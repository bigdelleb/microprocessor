==> flow/design.v <==
module lab5iram1A(CLK, RESET, ADDR, Q);
  input         CLK;
  input         RESET;
  input  [7:0]  ADDR;
  output [15:0] Q;
  reg    [15:0] mem[0:127];  
  wire   [6:0]  saddr;
  integer       i;
  assign saddr = ADDR[7:1];
  assign Q = mem[saddr];
  always @(posedge CLK) begin
    if(RESET) begin
      mem[0]   <= 16'b1111000000000001;    
      mem[1]   <= 16'b0101000101111111;    
      mem[2]   <= 16'b0010101001111001;    
      mem[3]   <= 16'b0010101010111010;    
      mem[4]   <= 16'b1111000001011001;    
      mem[5]   <= 16'b0101011011111111;    
      mem[6]   <= 16'b1111000010100001;    
      mem[7]   <= 16'b0101100100111111;    
      mem[8]   <= 16'b0000000000000000;    
      mem[9]   <= 16'b1111001100101101;    
      mem[10]  <= 16'b1111011010110101;    
      mem[11]  <= 16'b1111101110111110;    
      mem[12]  <= 16'b0101000101000100;    
      mem[13]  <= 16'b0100101111110110;    
      mem[14]  <= 16'b0110111101000001;    
      mem[15]  <= 16'b1111000101110000;    
      mem[16]  <= 16'b1111111000111011;    
      mem[17]  <= 16'b0110111101000001;    
      mem[18]  <= 16'b1111110101110000;    
      mem[19]  <= 16'b1111111000111011;    
      mem[20]  <= 16'b0110111101000001;    
      mem[21]  <= 16'b1111110101110000;    
      mem[22]  <= 16'b1111111000111011;    
      mem[23]  <= 16'b0110111101000001;    
      mem[24]  <= 16'b1111110101110000;    
      mem[25]  <= 16'b1111111000111011;    
      mem[26]  <= 16'b0110111101000001;    
      mem[27]  <= 16'b1111110101110000;    
      mem[28]  <= 16'b1111111000111011;    
      mem[29]  <= 16'b0110111101000001;    
      mem[30]  <= 16'b1111110101110000;    
      mem[31]  <= 16'b1111111000111011;    
      mem[32]  <= 16'b0110111101000001;    
      mem[33]  <= 16'b1111110101110000;    
      mem[34]  <= 16'b1111111000111011;    
      mem[35]  <= 16'b0110111101000001;    
      mem[36]  <= 16'b1111110101110000;    
      mem[37]  <= 16'b0100000110111111;    
      mem[38]  <= 16'b0101000101111000;    
      mem[39]  <= 16'b0101000001001000;    
      mem[40]  <= 16'b1111001110100001;    
      mem[41]  <= 16'b0100101100000110;    
      for(i = 42; i < 128; i = i + 1) begin
        mem[i] <= 16'b0000000000000000;
      end
    end
  end
endmodule
# Step by step through the tools: lab5iram1A
# Tool output for the design above, in the order of the flow.
# Lines are those of the file above, counted from 1.
# Operators carry their Yosys type and port widths (W data, S select, Z words).
# Library cell names are shortened.
# A cell with -- has no value.
# inputs
top_module	lab5iram1A
clock_port	CLK
lib	sky130hd
pvt_corner	tt_025C_1v80

# Word-level counts
# Counts by Yosys on the flattened word-level netlist (proc, flatten, opt, wreduce). Print and check cells are left out. Cells with the same type and inputs are merged into one.
# classes
eq_ne	127
n_reduce_logical	5
n_mux	1
# ops
operator	count
$eq A7 B7 Y1 const B	64
$pmux W16 S23	1
$eq A7 B6 Y1 const B	32
$eq A7 B5 Y1 const B	16
$reduce_or A87 Y1	1
$eq A7 B4 Y1 const B	8
$eq A7 B3 Y1 const B	4
$eq A7 B2 Y1 const B	2
$reduce_or A7 Y1	2
$reduce_or A8 Y1	1
$eq A7 B1 Y1 const B	1
$logic_not A7 Y1	1
# bits
input_bits	10
regBits	0
out_inout_bits	16

# Longest topological paths
# Depth = most cells in a row (Yosys ltp): at word level without a register or memory, in the mapped netlist without a sequential cell, where the memories' decode and read muxes count.
# logic_depth
word_depth	3
ABC_AREA	0
ltp_mapped	8
depth_no_buf	5

# Netlist
# Yosys stat after the flow's synthesis: flattened, memories mapped to cells. It holds for the ABC_AREA given above (unset counts as 0); a run with the other value may have another netlist.
# Totals and module areas in this step are rounded.
# by_type
type	count	type_area_um2
a21oi_1	19	95.091
o21ai_0	19	95.091
nor2_1	16	60.058
nor2b_1	8	50.048
nand2_1	13	48.797
buf_2	9	45.043
mux2i_1	3	30.029
o211ai_1	4	30.029
a221oi_1	3	26.275
xor2_1	3	26.275
a31oi_1	4	25.024
a211oi_1	3	22.522
a22oi_1	3	22.522
buf_4	3	22.522
nor3b_1	3	22.522
and4b_1	2	20.019
nand3_1	4	20.019
nor3_1	4	20.019
# Other cell types: 28; their cells: 41.
# mapped
cell_count	164
mapped_area_um2	982
buffers	19
ff_cells	0

# Path before layout
# Path of least setup slack by OpenSTA after synthesis, without wires, with an ideal clock, recovery checks aside; 20% of the period is set as input and as output delay. Where synthesis merged equal registers, the netlist keeps one of their names.
# synth_path
path_kind	input port to output port
start	in ADDR[3]
end	out Q[0]
arrival_ps	1974
slack_ps	762
driving_pins	7
out_delay_ps	684
launch_ps	684
delay_ps	1290
period_ps	3420
path_buffers	2
synth_period_reached_ps	2658
# "delay_ps" = arrival - input delay + setup time.
# A path that ends at an output port has no setup time.
# "driving_pins" counts driving pins, that of a launching flip-flop among them; a cell with two outputs on the path counts twice.
# "synth_period_reached_ps" is the clock period less the worst setup slack; recovery checks do not enter. This is arithmetic on one report: input and output delays are still those of the set period (20% each).
# Between the ends stands the longest chain of elaborated cells between them, by number of cells; it is not shown to be the way that was timed. Of several equally long chains one is given.
# A line is the first line of the expression or statement that the cell stems from. Yosys adds cells for indexed reads and writes and turns some case tables into memories.
# synth_via
path_cell_list	buf_2 nor2b_1 buf_4 a221oi_2 nor2_1 or3_1 o211ai_2
elab_chain_len	3
# synth_lines
item	line_no	text
start: declaration	4	input  [7:0]  ADDR;
$eq A7 B7 Y1	10	assign Q = mem[saddr];
$reduce_or A87 Y1	--
$pmux W16 S23	10
end: declaration	5	output [15:0] Q;

# Path in the finished layout
# Path of least setup slack in the final report of flow run B (OpenROAD, finished layout, wires in). Where an end is a register, its clock arrival counts in the times.
# The path's times are printed in steps of 10 ps; the period is the one set.
# layout_path
path_kind	input port to output port
start	in ADDR[1]
end	out Q[10]
arrival_ps	2300
path_buffers	4
slack_ps	90
driving_pins	9
period_ps	2990
launch_ps	600
out_delay_ps	600
# Between the ends stands the longest chain of elaborated cells between them, by number of cells; it is not shown to be the way that was timed. Of several equally long chains one is given.
# layout_via
path_cell_list	dlygate4sd2_1 clkbuf_4 and3_1 nand3_1 o31ai_2 buf_4 nor3_4 o311ai_0 clkdlybuf4s15_1
elab_chain_len	3
# layout_lines
item	line_no	text
start: declaration	4	input  [7:0]  ADDR;
$eq A7 B7 Y1	10	assign Q = mem[saddr];
$reduce_or A87 Y1	--
$pmux W16 S23	10
end: declaration	5	output [15:0] Q;

# Below are 2 stored runs of the flow (Yosys, OpenROAD; platform sky130hd) on lab5iram1A, each with its settings and what was measured, unordered. Constraints: input delay and output delay 20% of the set period each, output load 0.01 pF.
# Results are given in rounded form.
# Settings: -- = not set for that run.
# Results: -- = not shown.
run name	period_ns	CORE_UTILIZATION	SETUP_SLACK_MARGIN	PLACE_DENSITY_LB_ADDON	CORE_MARGIN	CELL_PAD_IN_SITES_DETAIL_PLACEMENT	ABC_AREA	CTS_CLUSTER_SIZE	CTS_CLUSTER_DIAMETER	CAP_MARGIN	SLEW_MARGIN	CORE_ASPECT_RATIO	GPL_TIMING_DRIVEN	GPL_ROUTABILITY_DRIVEN	final_setup_tns_ps	post_route_stdcell_area_um2	synth_chip_area_um2	design.die.area_um2	fin_ws_ps	ws_hold_ps
flow run A	3.27	26	0.74	0.08	3	1	1	33	302	20	20	--	--	--	--	--	--	--	--	--
flow run B	2.99	24	--	--	6	--	--	--	--	20	0	0.71	0	1	0	1430	982	5790	89	1990
# Flow run A: incomplete, routing halted on DPL-0033
